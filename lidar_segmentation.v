==> flow/design.v <==
module window_buffer #(parameter DATA_WIDTH = 16)(
    input wire clk,
    input wire rst_n,
    input wire valid_in,
    input wire [DATA_WIDTH-1:0] data_in,
    output reg [DATA_WIDTH-1:0] p0, p1, p2, p3, p4,
    output reg valid_out
);
    reg [2:0] counter;
    always @(posedge clk or negedge rst_n) begin
        if (!rst_n) begin
            p0 <= 0; p1 <= 0; p2 <= 0; p3 <= 0; p4 <= 0;
            valid_out <= 0; counter <= 0;
        end else if (valid_in) begin
            p4 <= p3; p3 <= p2; p2 <= p1; p1 <= p0; p0 <= data_in;
            if (counter < 5) counter <= counter + 1;
            else valid_out <= 1;
        end
    end
endmodule
module savitzky_golay_filter #(parameter DATA_WIDTH = 16)(
    input wire clk, rst_n, valid_in,
    input wire signed [DATA_WIDTH-1:0] p0, p1, p2, p3, p4,
    output reg signed [DATA_WIDTH-1:0] filtered_val,
    output reg valid_out
);
    reg signed [DATA_WIDTH+5:0] sum;
    always @(posedge clk or negedge rst_n) begin
        if (!rst_n) begin
            sum <= 0; filtered_val <= 0; valid_out <= 0;
        end else if (valid_in) begin
            sum <= (17 * p2) + (12 * p3) + (12 * p1) - (3 * p4) - (3 * p0);
            filtered_val <= sum >>> 5; 
            valid_out <= 1;
        end else valid_out <= 0;
    end
endmodule
module segmentation_logic #(parameter DATA_WIDTH = 16, parameter SLOPE_THRESHOLD = 8)(
    input wire clk, rst_n, valid_in,
    input wire signed [DATA_WIDTH-1:0] current_z,
    input wire [DATA_WIDTH-1:0] current_r,
    output reg is_ground,
    output reg valid_out
);
    reg signed [DATA_WIDTH-1:0] prev_z;
    reg [DATA_WIDTH-1:0] prev_r;
    reg [DATA_WIDTH-1:0] delta_z, delta_r;
    always @(posedge clk or negedge rst_n) begin
        if (!rst_n) begin
            prev_z <= 0; prev_r <= 0; is_ground <= 0; valid_out <= 0;
        end else if (valid_in) begin
            prev_z <= current_z;
            prev_r <= current_r;
            delta_z = (current_z > prev_z) ? (current_z - prev_z) : (prev_z - current_z);
            delta_r = (current_r > prev_r) ? (current_r - prev_r) : (prev_r - current_r);
            if (delta_z < (delta_r * SLOPE_THRESHOLD)) 
                is_ground <= 1'b1; 
            else 
                is_ground <= 1'b0;
            valid_out <= 1'b1;
        end else valid_out <= 0;
    end
endmodule
module lidar_ground_segmentation_top #(parameter DATA_WIDTH = 16)(
    input wire clk,
    input wire rst_n,
    input wire data_valid_in,
    input wire [DATA_WIDTH-1:0] raw_z_in,
    input wire [DATA_WIDTH-1:0] raw_r_in,
    output wire segmentation_result,
    output wire result_valid
);
    wire [DATA_WIDTH-1:0] w_p0, w_p1, w_p2, w_p3, w_p4;
    wire buffer_valid, filter_valid;
    wire [DATA_WIDTH-1:0] filtered_z;
    window_buffer #(.DATA_WIDTH(DATA_WIDTH)) u_buffer (
        .clk(clk), .rst_n(rst_n), .valid_in(data_valid_in), .data_in(raw_z_in),
        .p0(w_p0), .p1(w_p1), .p2(w_p2), .p3(w_p3), .p4(w_p4),
        .valid_out(buffer_valid)
    );
    savitzky_golay_filter #(.DATA_WIDTH(DATA_WIDTH)) u_filter (
        .clk(clk), .rst_n(rst_n), .valid_in(buffer_valid),
        .p0(w_p0), .p1(w_p1), .p2(w_p2), .p3(w_p3), .p4(w_p4),
        .filtered_val(filtered_z),
        .valid_out(filter_valid)
    );
    segmentation_logic #(.DATA_WIDTH(DATA_WIDTH)) u_seg (
        .clk(clk), .rst_n(rst_n), .valid_in(filter_valid),
        .current_z(filtered_z), .current_r(raw_r_in), 
        .is_ground(segmentation_result), .valid_out(result_valid)
    );
endmodule
* From RTL to reports: lidar_ground_segmentation_top
Tool output for the design above, in the order of the flow. Lines are those of the file above, counted from 1. Operators carry their Yosys type and port widths (W data, S select, Z words). A cell with n/a has no value.
Inputs: top lidar_ground_segmentation_top, clock input clk, library sky130hd, corner tt_025C_1v80

* After elaboration
Source: Yosys, flattened and elaborated, memories not mapped. Widths are those after wreduce. Registers that Yosys merges into a memory's read port (data or address) are not register bits. Print and check cells do not count. Equal cells are merged and count once.
Word-level totals: register bits 156, bits in latches 0, bits in writable memories 0, ROM bits 0, word width x clocked read ports 0, memories kept 0, word-level cells 40
Cells by class: add/subtract/negate cells 9, multipliers 5, divide/modulo/power cells 0, order comparisons 4, eq/ne operators 0, shifts and indexed selects 0, mux-type cells 5, bitwise operators 1, reductions and logical operators 2
Operators with widths (count):
- $mul A3 B16 Y19 const A | 4
- $mul A6 B16 Y21 const A | 1
- $sub A16 B16 Y16 | 4
- $add A21 B21 Y21 | 2
- $gt A16 B16 Y1 | 2
- $mux W16 | 2
- $sub A21 B19 Y21 | 1
- $sub A21 B21 Y21 | 1
- $lt A16 B19 Y1 | 1
- $reduce_and A2 Y1 | 2
- $add A3 B1 Y3 const B | 1
- $lt A3 B3 Y1 const B | 1
- $mux W1 | 3
- $not A1 Y1 | 1

* Depth
Depth = most cells in a row (Yosys ltp): at word level without a register or memory, in the mapped netlist without a sequential cell, where the memories' decode and read muxes count.
Depth: depth in word-level cells 5, ABC_AREA 0, mapped depth 29

* Synthesis result
The flow's flattened synthesis, as Yosys stat reports it; memories are mapped. The netlist is that of the ABC_AREA named above (0 if unset); the other value can give another one. Totals and module areas in this step are rounded.
Cells by type:
- sky130_fd_sc_hd__dfrtp_1 | count 151, total area 3.78E+03 µm²
- sky130_fd_sc_hd__ha_1 | count 251, total area 3.14E+03 µm²
- sky130_fd_sc_hd__fa_1 | count 91, total area 1.82E+03 µm²
- sky130_fd_sc_hd__inv_1 | count 314, total area 1178.63 µm²
- sky130_fd_sc_hd__mux2_2 | count 83, total area 934.646 µm²
- sky130_fd_sc_hd__o21ai_0 | count 108, total area 540.518 µm²
- sky130_fd_sc_hd__xnor2_1 | count 58, total area 507.987 µm²
- sky130_fd_sc_hd__a21oi_1 | count 89, total area 445.427 µm²
- sky130_fd_sc_hd__nand2_1 | count 105, total area 394.128 µm²
- sky130_fd_sc_hd__xor2_1 | count 33, total area 289.027 µm²
- sky130_fd_sc_hd__a21o_1 | count 35, total area 262.752 µm²
- sky130_fd_sc_hd__nor2_1 | count 49, total area 183.926 µm²
- sky130_fd_sc_hd__mux2i_1 | count 16, total area 160.154 µm²
- sky130_fd_sc_hd__o21a_1 | count 18, total area 135.13 µm²
- sky130_fd_sc_hd__nor2b_1 | count 15, total area 93.84 µm²
- sky130_fd_sc_hd__a211oi_1 | count 12, total area 90.086 µm²
- sky130_fd_sc_hd__nand3_1 | count 18, total area 90.086 µm²
- sky130_fd_sc_hd__o211ai_1 | count 10, total area 75.072 µm²
Not listed: further types 50, cells in them 145.
Synthesis totals: cells in the netlist 1601, chip area (Yosys) 15000 µm², area of sequential cells 3800 µm², flip-flops 151, buffers 37
The figures by module come from a second, unflattened synthesis with its own total; it is not the netlist above.
Second synthesis, totals: cells (unflattened synthesis) 1540, area (unflattened synthesis) 15000 µm²
Rows give one instance, submodules left out.
Modules:
- savitzky_golay_filter (DATA_WIDTH=16) | times used 1, cells 773, area 7600 µm²
- segmentation_logic (DATA_WIDTH=16) | times used 1, cells 583, area 4600 µm²
- window_buffer (DATA_WIDTH=16) | times used 1, cells 184, area 3200 µm²
- lidar_ground_segmentation_top | times used 1, cells 0, area 0.0 µm²

* Worst setup path after synthesis
Path of least setup slack by OpenSTA after synthesis, without wires, with an ideal clock, recovery checks aside; 20% of the period is set as input and as output delay. Where synthesis merged equal registers, the netlist keeps one of their names.
Timing post-synthesis: kind register to register, from register u_buffer.p1[1], to register u_filter.sum[20], clock period 9600 ps, setup time 125 ps, launch time at the first pin 0 ps, arrival 6409 ps, data required time 9475 ps, slack 3067 ps, path delay 6534 ps, stages 29, path buffers 0, period reached after synthesis 6533 ps
"path delay" is the arrival time less input delay plus setup time. "stages": output pins that drive a net of the path, with the launching flip-flop's if there is one; two outputs of one cell count as two. "period reached after synthesis" = period - worst setup slack (recovery checks aside). The figure is calculated, with input and output delays left at 20% of the set period. The rows between start and end are the longest chain of elaborated cells between them; the timing report does not say that the signal goes this way. Where chains are equally long, one stands for them. Each line given opens the expression or statement behind the cell; cells for indexed reads and writes are added by Yosys, which also makes memories of some case tables.
Between the ends, post-synthesis: path through sky130_fd_sc_hd__dfrtp_1 sky130_fd_sc_hd__ha_1 sky130_fd_sc_hd__ha_1 sky130_fd_sc_hd__inv_1 sky130_fd_sc_hd__fa_1 sky130_fd_sc_hd__nor2b_1 sky130_fd_sc_hd__o31a_1 sky130_fd_sc_hd__nor4_1 sky130_fd_sc_hd__o31ai_1 sky130_fd_sc_hd__or2_2 sky130_fd_sc_hd__xor2_1 sky130_fd_sc_hd__ha_1 sky130_fd_sc_hd__inv_1 sky130_fd_sc_hd__fa_1 sky130_fd_sc_hd__inv_1 sky130_fd_sc_hd__fa_1 sky130_fd_sc_hd__fa_1 sky130_fd_sc_hd__inv_1 sky130_fd_sc_hd__fa_1 sky130_fd_sc_hd__inv_1 sky130_fd_sc_hd__ha_1 sky130_fd_sc_hd__a21o_1 sky130_fd_sc_hd__a21oi_1 sky130_fd_sc_hd__nor2b_1 sky130_fd_sc_hd__a211oi_1 sky130_fd_sc_hd__o2111ai_1 sky130_fd_sc_hd__xnor2_1 sky130_fd_sc_hd__xnor2_1 sky130_fd_sc_hd__mux2_2, cells in the longest elaborated chain 4, elaborated cells between the ends (all ways) 4
Ends and longest elaborated chain, post-synthesis:
- start, declared | RTL line 6 | output reg [DATA_WIDTH-1:0] p0, p1, p2, p3, p4,
- start, assigned | RTL line 12 | p0 <= 0; p1 <= 0; p2 <= 0; p3 <= 0; p4 <= 0;
- start, assigned | RTL line 15 | p4 <= p3; p3 <= p2; p2 <= p1; p1 <= p0; p0 <= data_in;
- $mul A3 B16 Y19 | RTL line 32 | sum <= (17 * p2) + (12 * p3) + (12 * p1) - (3 * p4) - (3 * p0);
- $add A21 B21 Y21 | RTL line 32
- $sub A21 B21 Y21 | RTL line 32
- $sub A21 B19 Y21 | RTL line 32
- end, assigned | RTL line 30 | sum <= 0; filtered_val <= 0; valid_out <= 0;
- end, assigned | RTL line 32
- end, declared | RTL line 27 | reg signed [DATA_WIDTH+5:0] sum;

* Timing after layout
From the final timing report of run 2: the path of least setup slack in the routed layout; clock arrival at registers is part of the times. The report prints the path's times to 10 ps; the period is as set.
Timing post-layout: kind register to register, from register u_buffer.p3[1], to register u_filter.sum[20], clock period 7610 ps, setup time 110 ps, launch time at the first pin 440 ps, arrival 7270 ps, data required time 7920 ps, slack 660 ps, stages 27, path buffers 0
The rows between start and end are the longest chain of elaborated cells between them; the timing report does not say that the signal goes this way. Where chains are equally long, one stands for them.
Between the ends, post-layout: path through sky130_fd_sc_hd__dfrtp_1 sky130_fd_sc_hd__ha_1 sky130_fd_sc_hd__ha_1 sky130_fd_sc_hd__fa_1 sky130_fd_sc_hd__a21o_1 sky130_fd_sc_hd__a21oi_1 sky130_fd_sc_hd__nor2b_1 sky130_fd_sc_hd__o41ai_1 sky130_fd_sc_hd__o21ai_0 sky130_fd_sc_hd__nor2_1 sky130_fd_sc_hd__xor2_1 sky130_fd_sc_hd__fa_1 sky130_fd_sc_hd__inv_1 sky130_fd_sc_hd__fa_1 sky130_fd_sc_hd__fa_1 sky130_fd_sc_hd__inv_1 sky130_fd_sc_hd__fa_1 sky130_fd_sc_hd__inv_1 sky130_fd_sc_hd__ha_1 sky130_fd_sc_hd__a21o_1 sky130_fd_sc_hd__a21oi_1 sky130_fd_sc_hd__nor2b_1 sky130_fd_sc_hd__a211oi_2 sky130_fd_sc_hd__o2111ai_1 sky130_fd_sc_hd__xnor2_1 sky130_fd_sc_hd__xnor2_1 sky130_fd_sc_hd__mux2_2, cells in the longest elaborated chain 5, elaborated cells between the ends (all ways) 5
Ends and longest elaborated chain, post-layout:
- start, declared | RTL line 6 | output reg [DATA_WIDTH-1:0] p0, p1, p2, p3, p4,
- start, assigned | RTL line 12 | p0 <= 0; p1 <= 0; p2 <= 0; p3 <= 0; p4 <= 0;
- start, assigned | RTL line 15 | p4 <= p3; p3 <= p2; p2 <= p1; p1 <= p0; p0 <= data_in;
- $mul A3 B16 Y19 | RTL line 32 | sum <= (17 * p2) + (12 * p3) + (12 * p1) - (3 * p4) - (3 * p0);
- $add A21 B21 Y21 (2 in a row) | RTL line 32
- $sub A21 B21 Y21 | RTL line 32
- $sub A21 B19 Y21 | RTL line 32
- end, assigned | RTL line 30 | sum <= 0; filtered_val <= 0; valid_out <= 0;
- end, assigned | RTL line 32
- end, declared | RTL line 27 | reg signed [DATA_WIDTH+5:0] sum;

Hand-over note for lidar_ground_segmentation_top

Measured data: module lidar_ground_segmentation_top, platform sky130hd, 2 stored runs of the flow under differing settings, order arbitrary. Input and output delays are each 20% of the period that was set; the output load is 0.01 pF.
"reached clock period" = clock period - worst setup slack. The figure is calculated, with input and output delays left at 20% of the set period.
"allowed time less slack (worst setup path)" is the time allowed to the run's worst setup path (the clock period less input and output delay, where it has them) less its slack. Clock arrival times count: a late capture clock shortens it, a late launch clock lengthens it.
"allowed time less slack (worst setup path)" is known to 10 ps.
Measured values are rounded.

* Run 1 | settings: period_ns 4.55; CORE_UTILIZATION 56; PLACE_DENSITY 0.75; CELL_PAD_IN_SITES_DETAIL_PLACEMENT 1; GPL_ROUTABILITY_DRIVEN 0; CAP_MARGIN 10; MAX_ROUTING_LAYER met4; CORE_MARGIN 2; SLEW_MARGIN 20 | no final report: routing broke off with GRT-0116
* Run 2 | settings: period_ns 7.61; CORE_UTILIZATION 59; SETUP_SLACK_MARGIN -0.02; CORE_MARGIN 6; CELL_PAD_IN_SITES_GLOBAL_PLACEMENT 1; CELL_PAD_IN_SITES_DETAIL_PLACEMENT 0; TNS_END_PERCENT 10; GPL_TIMING_DRIVEN 1; CTS_CLUSTER_DIAMETER 161; CAP_MARGIN 0; SLEW_MARGIN 20 | results: worst hold slack in the final report 480 ps; reached clock period 6955 ps; chip area in the Yosys report 15000 µm²; allowed time less slack (worst setup path) 6950 ps; critical path kind register to register; setup slack of the critical path 660 ps; utilization 0.65; std-cell area (final layout) 16000 µm²; setup total negative slack 0 ps; die footprint 30000 µm²

End of note.
